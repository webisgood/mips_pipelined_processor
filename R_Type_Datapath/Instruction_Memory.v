==> flow/design.v <==
`timescale 1ns / 1ps
module Instruction_Memory(
		input [31:0] PC,
		input reset, clk,
		output reg [31:0] Instruction
    );
		reg [7:0] Instr_Mem [71:0];
always @(negedge reset)
begin
		{Instr_Mem[0],Instr_Mem[1],Instr_Mem[2],Instr_Mem[3]}=32'h08000005;  
		{Instr_Mem[4],Instr_Mem[5],Instr_Mem[6],Instr_Mem[7]}=32'h00430820;  
		{Instr_Mem[8],Instr_Mem[9],Instr_Mem[10],Instr_Mem[11]}=32'h00430824;  
		{Instr_Mem[12],Instr_Mem[13],Instr_Mem[14],Instr_Mem[15]}=32'h00430825;  
		{Instr_Mem[16],Instr_Mem[17],Instr_Mem[18],Instr_Mem[19]}=32'h0043082A;  
		{Instr_Mem[20],Instr_Mem[21],Instr_Mem[22],Instr_Mem[23]}=32'h00430822;  
		{Instr_Mem[24],Instr_Mem[25],Instr_Mem[26],Instr_Mem[27]}=32'h00430820;  
		{Instr_Mem[28],Instr_Mem[29],Instr_Mem[30],Instr_Mem[31]}=32'h00430825;  
		{Instr_Mem[32],Instr_Mem[33],Instr_Mem[34],Instr_Mem[35]}=32'h8E240001;  
		{Instr_Mem[36],Instr_Mem[37],Instr_Mem[38],Instr_Mem[39]}=32'h00442820;  
		{Instr_Mem[40],Instr_Mem[41],Instr_Mem[42],Instr_Mem[43]}=32'h0;  
   	{Instr_Mem[44],Instr_Mem[45],Instr_Mem[46],Instr_Mem[47]}=32'h0;  
		{Instr_Mem[48],Instr_Mem[49],Instr_Mem[50],Instr_Mem[51]}=32'h00430820;  
		{Instr_Mem[52],Instr_Mem[53],Instr_Mem[54],Instr_Mem[55]}=32'h00232022;  
		{Instr_Mem[56],Instr_Mem[57],Instr_Mem[58],Instr_Mem[59]}=32'h00430825;  
		{Instr_Mem[60],Instr_Mem[61],Instr_Mem[62],Instr_Mem[63]}=32'h14430001;  
		{Instr_Mem[64],Instr_Mem[65],Instr_Mem[66],Instr_Mem[67]}=32'h0043082A;  
		{Instr_Mem[68],Instr_Mem[69],Instr_Mem[70],Instr_Mem[71]}=32'hAE210003;  
end
		always @(PC)
		begin
			Instruction = {Instr_Mem[PC],Instr_Mem[PC+1],Instr_Mem[PC+2],Instr_Mem[PC+3]};
		end
endmodule
* Tool chain data of Instruction_Memory
Tool output for the design above, in the order of the flow.
Lines are those of the file above, counted from 1.
The mark -- stands for no value.
- Top module :: Instruction_Memory
- Clock port :: reset
- Cell library :: sky130hd
- Library corner :: tt_025C_1v80

* After elaboration
Yosys after proc, flatten, opt, wreduce and memory -nomap, before mapping. Enables and synchronous resets that opt folds into registers are not counted as muxes. Print and check cells are not counted. Equal cells are merged and count once.
- Register bits after elaboration :: 0
- Bits in latches :: 0
- Bits in writable memories :: 0
- Memory bits (read-only) :: 0
- Clocked read ports x word width :: 0
- Memories kept :: 0
- Input port bits :: 34
- Output and inout port bits :: 32
- Cells after elaboration :: 331
- Add/sub/neg operators :: 3
- Multiply operators :: 0
- Div/mod/pow operators :: 0
- Magnitude comparators :: 0
- Eq/ne operators :: 284
- Shift-type cells :: 0
- Muxes and demuxes :: 4
- Bitwise operators :: 0
- Reduce/logical cells :: 40
** Operators with widths (count)
- 7-bit by 6-bit == test with 1-bit output with constant B :: 128
- 8-bit case mux with 18-bit select :: 4
- 7-bit by 5-bit == test with 1-bit output with constant B :: 64
- 7-bit by 4-bit == test with 1-bit output with constant B :: 32
- 7-bit == test with constant B :: 32
- 7-bit by 3-bit == test with 1-bit output with constant B :: 16
- 25-bit OR reduction :: 4
- 11-bit OR reduction :: 8
- 7-bit by 2-bit == test with 1-bit output with constant B :: 8
- 2-bit OR reduction :: 16
- 7-bit by 1-bit == test with 1-bit output with constant B :: 4
- 7-bit zero test :: 4
- 5-bit OR reduction :: 4
- 7-bit by 2-bit adder with 7-bit output with constant B :: 2
- 3-bit OR reduction :: 4
- 7-bit by 1-bit adder with 7-bit output with constant B :: 1

* Depth
Yosys ltp: most cells in a row. Word level: on the elaborated netlist, between registers, memories and ports. Mapped: between sequential cells and ports; inverters and the memories' decode and read muxes count.
- Depth in word-level cells :: 4
- ABC_AREA :: 0
- Depth in mapped cells :: 11
- Depth with buffers taken out :: 9

* After synthesis
The flow's flattened synthesis, as Yosys stat reports it; memories are mapped. The netlist is that of the ABC_AREA named above (0 if unset); the other value can give another one.
- Standard cells after synthesis :: 466
- Chip area (Yosys) :: 0.0030141 sq mm
- Sequential part of the area :: 0 sq mm
- Flip-flop cells :: 0
** Cell types (count)
- sky130_fd_sc_hd__nor2_1 :: 51
- sky130_fd_sc_hd__nand2_1 :: 46
- sky130_fd_sc_hd__o21ai_0 :: 34
- sky130_fd_sc_hd__nand3_1 :: 26
- sky130_fd_sc_hd__buf_6 :: 10
- sky130_fd_sc_hd__a21oi_1 :: 21
- sky130_fd_sc_hd__nor3_1 :: 19
- sky130_fd_sc_hd__buf_2 :: 17
- sky130_fd_sc_hd__xnor2_1 :: 9
- sky130_fd_sc_hd__a31oi_1 :: 12
- sky130_fd_sc_hd__o22ai_1 :: 11
- sky130_fd_sc_hd__a22oi_1 :: 8
- sky130_fd_sc_hd__mux2i_1 :: 6
- sky130_fd_sc_hd__nor2b_1 :: 9
- sky130_fd_sc_hd__nor4_1 :: 9
- sky130_fd_sc_hd__xnor2_4 :: 2
- sky130_fd_sc_hd__buf_4 :: 7
- sky130_fd_sc_hd__or3_1 :: 8
Not listed: further types 70, cells in them 161.

* Worst setup path after synthesis
Source: OpenSTA report_checks on the synthesized netlist (no wires, ideal clock, input and output delay 20% of the period each), path of least setup slack; recovery checks are left aside. Register names are those of the netlist, which keeps one name where synthesis merged equal registers.
- Kind :: input-to-output
- Start :: in PC[1]
- End :: out Instruction[0]
- Clock period :: 6390 ps
- External input delay :: 1278 ps
- Output delay :: 1278 ps
- Time at the first pin :: 1278 ps
- Arrival time :: 3357 ps
- Required time :: 5112 ps
- Path slack :: 1755 ps
- Delay of the path :: 2079 ps
- Stages :: 11
- Synthesis period reached :: 4635 ps
"delay of the path" = arrival - input delay + setup time.
A path that ends at an output port has no setup time.
"stages": output pins that drive a net of the path, with the launching flip-flop's if there is one; two outputs of one cell count as two.
"synthesis period reached" = period - worst setup slack (recovery checks aside). The figure is calculated, with input and output delays left at 20% of the set period.
Between the ends stands the longest chain of elaborated cells between them, by number of cells; it is not shown to be the way that was timed. Of several equally long chains one is given.
A line is the first line of the expression or statement that the cell stems from. Yosys adds cells for indexed reads and writes and turns some case tables into memories.
- Cells stage by stage :: sky130_fd_sc_hd__buf_4 -> sky130_fd_sc_hd__inv_2 -> sky130_fd_sc_hd__ha_1 -> sky130_fd_sc_hd__a21oi_4 -> sky130_fd_sc_hd__o221a_4 -> sky130_fd_sc_hd__buf_6 -> sky130_fd_sc_hd__nor3_1 -> sky130_fd_sc_hd__o32a_1 -> sky130_fd_sc_hd__a211oi_2 -> sky130_fd_sc_hd__nand4_1 -> sky130_fd_sc_hd__o21bai_1
- Length of the longest elaborated chain :: 4
- Elaborated cells on any way between the ends :: 83
- Source lines of those cells :: 1
** Ends and longest elaborated chain, after synthesis
- from (decl) :: RTL line 3 : input [31:0] PC,
- 7-bit by 2-bit adder with 7-bit output :: RTL line 31 : Instruction = {Instr_Mem[PC],Instr_Mem[PC+1],Instr_Mem[PC+2],Instr_Mem[PC+3]};
- 7-bit == test :: RTL line 31
- 25-bit OR reduction
- 8-bit case mux with 18-bit select :: RTL line 31
- to (decl) :: RTL line 5 : output reg [31:0] Instruction

Ticket comment

Stored flow runs of Instruction_Memory (2 of them; Yosys, OpenROAD, sky130hd). They differ in their settings and are not a sequence. Constraints: input delay and output delay 20% of the set period each, output load 0.01 pF.

* Run 1
** Files
==> flow/run.sh <==
#!/bin/bash
# the make line also repeats the synthesis and layout settings of config.mk as NAME=value (left out here)
make -C /OpenROAD-flow-scripts/flow DESIGN_CONFIG=/design/flow/config.mk WORK_HOME=/design/flow/orfs CLKGATE_MAP_FILE= finish
==> flow/config.mk <==
export PLATFORM = sky130hd
export DESIGN_NAME = Instruction_Memory
export DESIGN_NICKNAME = Instruction_Memory
export VERILOG_FILES = /design/flow/design.v
export SDC_FILE = /design/flow/constraint.sdc
export NUM_CORES = 4
export LEC_CHECK = 0
export ABC_AREA = 0
export CAP_MARGIN = 20
export CORE_ASPECT_RATIO = 1.03
export CORE_MARGIN = 2
export CORE_UTILIZATION = 47
export CTS_CLUSTER_DIAMETER = 163
export GPL_ROUTABILITY_DRIVEN = 0
export GPL_TIMING_DRIVEN = 1
export PLACE_DENSITY_LB_ADDON = 0.27
export SLEW_MARGIN = 20
export TNS_END_PERCENT = 100
==> flow/constraint.sdc <==
create_clock -name core_clock -period 2.52 [get_ports {reset}]
set_input_delay 0.5040 -clock core_clock [delete_from_list [all_inputs] [get_ports {reset}]]
set_output_delay 0.5040 -clock core_clock [all_outputs]
set_load 0.01 [all_outputs]
** Results
No results, clock tree synthesis failed with DPL-0033.

* Run 2
** Files
==> flow/run.sh <==
#!/bin/bash
# the make line also repeats the synthesis and layout settings of config.mk as NAME=value (left out here)
make -C /OpenROAD-flow-scripts/flow DESIGN_CONFIG=/design/flow/config.mk WORK_HOME=/design/flow/orfs CLKGATE_MAP_FILE= finish
==> flow/config.mk <==
export PLATFORM = sky130hd
export DESIGN_NAME = Instruction_Memory
export DESIGN_NICKNAME = Instruction_Memory
export VERILOG_FILES = /design/flow/design.v
export SDC_FILE = /design/flow/constraint.sdc
export NUM_CORES = 4
export LEC_CHECK = 0
export CAP_MARGIN = 25
export CORE_ASPECT_RATIO = 0.72
export CORE_MARGIN = 2
export CORE_UTILIZATION = 29
export CTS_CLUSTER_SIZE = 11
export GPL_TIMING_DRIVEN = 0
export MAX_ROUTING_LAYER = met4
export MIN_ROUTING_LAYER = met2
export PLACE_DENSITY = 0.49
export SLEW_MARGIN = 20
export TNS_END_PERCENT = 95
==> flow/constraint.sdc <==
create_clock -name core_clock -period 3.01 [get_ports {reset}]
set_input_delay 0.6020 -clock core_clock [delete_from_list [all_inputs] [get_ports {reset}]]
set_output_delay 0.6020 -clock core_clock [all_outputs]
set_load 0.01 [all_outputs]
** Results
No results, routing failed with GRT-0116.
